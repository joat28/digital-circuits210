==> flow/design.v <==
module adder_subtrator(              
    output [7:0] out,                
    input [7:0] a,                   
    input [7:0] b,
    input cin);                      
    assign out = a + b + cin;        
endmodule
module booths(                       
    output [15:0] result,            
    output validity,                 
    input [7:0] num1, num2,          
    input clock, start);             
    reg [7:0] A, Q, M;               
    reg q;                           
    reg [3:0] count;                 
    wire [7:0] sum, diff;            
always @(posedge clock)              
begin           
        if (start) begin             
            A <= 8'b0;               
            M <= num1;               
            Q <= num2;               
            q <= 1'b0;               
            count <= 4'b0;           
    end
    else begin                       
            case ({Q[0], q})         
            2'b0_1 : {A, Q, q} <= {sum[7], sum, Q};      
            2'b1_0 : {A, Q, q} <= {diff[7], diff, Q};    
            default: {A, Q, q} <= {A[7], A, Q};          
            endcase                          
    count <= count + 1'b1;                   
    end                     
end                                   
adder_subtrator add (sum, A, M, 1'b0);    
adder_subtrator subtract (diff, A, ~M, 1'b1);  
assign result = {A, Q};                
assign validity = (count < 8);        
endmodule                             
---- Tool chain data of booths ----
Tool output for the design above, in the order of the flow.
Lines are those of the file above, counted from 1.
Library cell names are shortened.
The mark n/a stands for no value.
inputs
  top module .............................. booths
  clock input ............................. clock
  cell library ............................ sky130hd
  corner .................................. tt_025C_1v80

---- Word level ----
Source: Yosys, flattened and elaborated, memories not mapped. Widths are those after wreduce. Registers that Yosys merges into a memory's read port (data or address) are not register bits. Print and check cells do not count. Equal cells are merged and count once.
cells by class
  equality and inequality tests ........... 2
  reductions and logical operators ........ 1
  add/subtract/negate cells ............... 4
  bitwise operators ....................... 1
  order comparisons ....................... 1
  multiplexer cells ....................... 3
operators with widths
  operator                                                          number
  8-bit case mux with 2-bit select                                  2
  8-bit adder                                                       2
  8-bit by 1-bit adder with 8-bit output (second input constant)    1
  8-bit inverter                                                    1
  8-bit two-way mux                                                 1
  4-bit by 1-bit adder with 4-bit output (second input constant)    1
  4-bit less-than comparator (second input constant)                1
  2-bit by 1-bit == test with 1-bit output (second input constant)  1
  2-bit == test (second input constant)                             1
  2-bit nonzero test                                                1
word-level totals
  output and inout bits ................... 17
  register bits ........................... 29
  bits of input ports ..................... 18

---- Longest topological paths ----
Depth = most cells in a row (Yosys ltp): at word level without a register or memory, in the mapped netlist without a sequential cell, where the memories' decode and read muxes count.
depth
  word-level depth ........................ 5
  ABC_AREA ................................ 0
  mapped depth ............................ 8

---- Netlist ----
The flow's flattened synthesis, as Yosys stat reports it; memories are mapped. The netlist is that of the ABC_AREA named above (0 if unset); the other value can give another one.
mapped netlist
  sequential part of the area ............. 660.6 µm²
  mapped cells ............................ 179
  synthesis area .......................... 1727.9 µm²
  mapped flip-flops ....................... 29
cell types
  cell       number  total area (µm²)
  dfxtp_1    21      420.403
  edfxtp_1   8       240.23
  ha_1       18      225.216
  inv_1      25      93.84
  mux2_2     7       78.826
  a21oi_1    9       45.043
  nor2_1     12      45.043
  xnor2_1    5       43.792
  fa_1       2       40.038
  nand2_1    9       33.782
  nand2b_1   5       31.28
  a211oi_1   4       30.029
  o211ai_1   4       30.029
  a2111oi_0  3       26.275
  o21ai_0    5       25.024
  o2111a_1   2       22.522
  mux2i_1    2       20.019
  o311a_1    2       20.019
Other cell types: 24; their cells: 36.
By module: a second synthesis without flattening, with its own total; a netlist apart from the flattened one above.
second synthesis, totals
  cell total of the unflattened synthesis .. 179
  area total of the unflattened synthesis .. 1774.2 µm²
Each row is one instance without its submodules.
by module
  module           area (µm²)  cells  times used  sequential area (µm²)
  booths           1083.5      93     1           660.6
  adder_subtrator  345.3       43     2           0.0

---- Path before layout ----
Source: OpenSTA report_checks on the synthesized netlist (no wires, ideal clock, input and output delay 20% of the period each), path of least setup slack; recovery checks are left aside. Register names are those of the netlist, which keeps one name where synthesis merged equal registers.
path after synthesis
  path kind ............................... reg2reg
  from .................................... register A[0]
  to ...................................... register A[5]
  library setup time ...................... 0.122 ns
  path delay .............................. 2.002 ns
  period .................................. 2.48 ns
  launch time at the first pin ............ 0.000 ns
  slack ................................... 0.479 ns
  stages on the path ...................... 9
  arrival ................................. 1.880 ns
  synthesis period reached ................ 2.001 ns
"path delay" is the arrival time less input delay plus setup time.
"stages on the path": output pins that drive a net of the path, with the launching flip-flop's if there is one; two outputs of one cell count as two.
"synthesis period reached" is the clock period less the worst setup slack; recovery checks do not enter. This is arithmetic on one report: input and output delays are still those of the set period (20% each).
Between the ends stands the longest chain of elaborated cells between them, by number of cells; it is not shown to be the way that was timed. Of several equally long chains one is given.
Each line given opens the expression or statement behind the cell; cells for indexed reads and writes are added by Yosys, which also makes memories of some case tables.
on the way, after synthesis
  cells stage by stage .................... dfxtp_1 -> inv_1 -> ha_1 -> fa_1 -> nand2b_1 -> a21o_1 -> a211oi_1 -> a21oi_1 -> o311a_1
  length of the longest elaborated chain .. 3
  elaborated cells on any way between the ends .. 4
  source lines of those cells ............. 2
  those cells by class .................... add/sub: 3; mux: 1
ends and longest elaborated chain, after synthesis
  what                                    line  RTL
  from (decl)                             13    reg [7:0] A, Q, M;
  from (assign)                           20    A <= 8'b0;
  8-bit adder                             6     assign out = a + b + cin;
  8-bit by 1-bit adder with 8-bit output  6
  8-bit case mux with 2-bit select        27    case ({Q[0], q})
  to (assign)                             20
  to (decl)                               13

---- Path in the finished layout ----
Path of least setup slack in the final report of stored run 1 (OpenROAD, finished layout, wires in). Where an end is a register, its clock arrival counts in the times.
path post-layout
  path kind ............................... reg2reg
  from .................................... register M[0]
  to ...................................... register A[5]
  slack ................................... -0.10 ns
  arrival ................................. 2.14 ns
  library setup time ...................... 0.11 ns
  period .................................. 1.86 ns
  stages on the path ...................... 8
  launch time at the first pin ............ 0.28 ns
Between the ends stands the longest chain of elaborated cells between them, by number of cells; it is not shown to be the way that was timed. Of several equally long chains one is given.
on the way, post-layout
  cells stage by stage .................... edfxtp_1 -> ha_2 -> fa_2 -> nand2b_4 -> a21o_1 -> a211oi_2 -> a21oi_1 -> o311a_1
  length of the longest elaborated chain .. 4
  elaborated cells on any way between the ends .. 5
  source lines of those cells ............. 3
  those cells by class .................... add/sub: 3; mux: 1; logic: 1
ends and longest elaborated chain, post-layout
  what                                    line  RTL
  from (decl)                             13    reg [7:0] A, Q, M;
  from (assign)                           21    M <= num1;
  8-bit inverter                          36    adder_subtrator subtract (diff, A, ~M, 1'b1);
  8-bit adder                             6     assign out = a + b + cin;
  8-bit by 1-bit adder with 8-bit output  6
  8-bit case mux with 2-bit select        27    case ({Q[0], q})
  to (assign)                             20    A <= 8'b0;
  to (decl)                               13

Add stored flow runs of booths

Stored flow runs of booths (2 of them; Yosys, OpenROAD, sky130hd). They differ in their settings and are not a sequence. Constraints: input delay and output delay 20% of the set period each, output load 0.01 pF.
"worst setup path time (ns)" is the time allowed to the run's worst setup path (the clock period less input and output delay, where it has them) less its slack. Clock arrival times count: a late capture clock shortens it, a late launch clock lengthens it.
"finish__power__total" is the tool's figure for a default switching activity; nothing was simulated.

Flow files of stored run 1
==> flow/run.sh <==
#!/bin/bash
# the make line also repeats the synthesis and layout settings of config.mk as NAME=value (left out here)
make -C /OpenROAD-flow-scripts/flow DESIGN_CONFIG=/design/flow/config.mk WORK_HOME=/design/flow/orfs CLKGATE_MAP_FILE= finish
==> flow/config.mk <==
export PLATFORM = sky130hd
export DESIGN_NAME = booths
export DESIGN_NICKNAME = booths
export VERILOG_FILES = /design/flow/design.v
export SDC_FILE = /design/flow/constraint.sdc
export NUM_CORES = 4
export LEC_CHECK = 0
export CAP_MARGIN = 20
export CELL_PAD_IN_SITES_DETAIL_PLACEMENT = 2
export CELL_PAD_IN_SITES_GLOBAL_PLACEMENT = 1
export CORE_MARGIN = 7
export CORE_UTILIZATION = 27
export CTS_CLUSTER_DIAMETER = 310
export GPL_ROUTABILITY_DRIVEN = 1
export GPL_TIMING_DRIVEN = 1
export MIN_ROUTING_LAYER = met1
export PLACE_DENSITY_LB_ADDON = 0.2
export SETUP_SLACK_MARGIN = 0.06
export SLEW_MARGIN = 40
==> flow/constraint.sdc <==
create_clock -name core_clock -period 1.86 [get_ports {clock}]
set_input_delay 0.3720 -clock core_clock [delete_from_list [all_inputs] [get_ports {clock}]]
set_output_delay 0.3720 -clock core_clock [all_outputs]
set_load 0.01 [all_outputs]

report of stored run 1
yosys chip area after synthesis (um^2): 1727.9
finish__design__die__area: 8835.1
finish__design__instance__utilization: 0.4403
finish__timing__setup__ws: -0.102
finish__timing__setup__tns: -0.360
finish__timing__hold__ws: 0.461
finish__power__total: 2.654e-03
worst setup path time (ns): 1.96
worst setup path kind: reg2reg

Flow files of stored run 2
==> flow/run.sh <==
#!/bin/bash
# the make line also repeats the synthesis and layout settings of config.mk as NAME=value (left out here)
make -C /OpenROAD-flow-scripts/flow DESIGN_CONFIG=/design/flow/config.mk WORK_HOME=/design/flow/orfs CLKGATE_MAP_FILE= finish
==> flow/config.mk <==
export PLATFORM = sky130hd
export DESIGN_NAME = booths
export DESIGN_NICKNAME = booths
export VERILOG_FILES = /design/flow/design.v
export SDC_FILE = /design/flow/constraint.sdc
export NUM_CORES = 4
export LEC_CHECK = 0
export CAP_MARGIN = 20
export CORE_MARGIN = 2
export CORE_UTILIZATION = 37
export GPL_ROUTABILITY_DRIVEN = 0
export MAX_ROUTING_LAYER = met5
export PLACE_DENSITY = 0.69
export SETUP_SLACK_MARGIN = 0.28
export SLEW_MARGIN = 20
export TNS_END_PERCENT = 95
==> flow/constraint.sdc <==
create_clock -name core_clock -period 2.24 [get_ports {clock}]
set_input_delay 0.4480 -clock core_clock [delete_from_list [all_inputs] [get_ports {clock}]]
set_output_delay 0.4480 -clock core_clock [all_outputs]
set_load 0.01 [all_outputs]

report of stored run 2
yosys chip area after synthesis (um^2): 1727.9
finish__design__die__area: 5232.4
finish__design__instance__utilization: 0.5422
finish__timing__setup__ws: 0.222
finish__timing__setup__tns: 0.000
finish__timing__hold__ws: 0.451
finish__power__total: 1.969e-03
worst setup path time (ns): 2.02
worst setup path kind: reg2reg
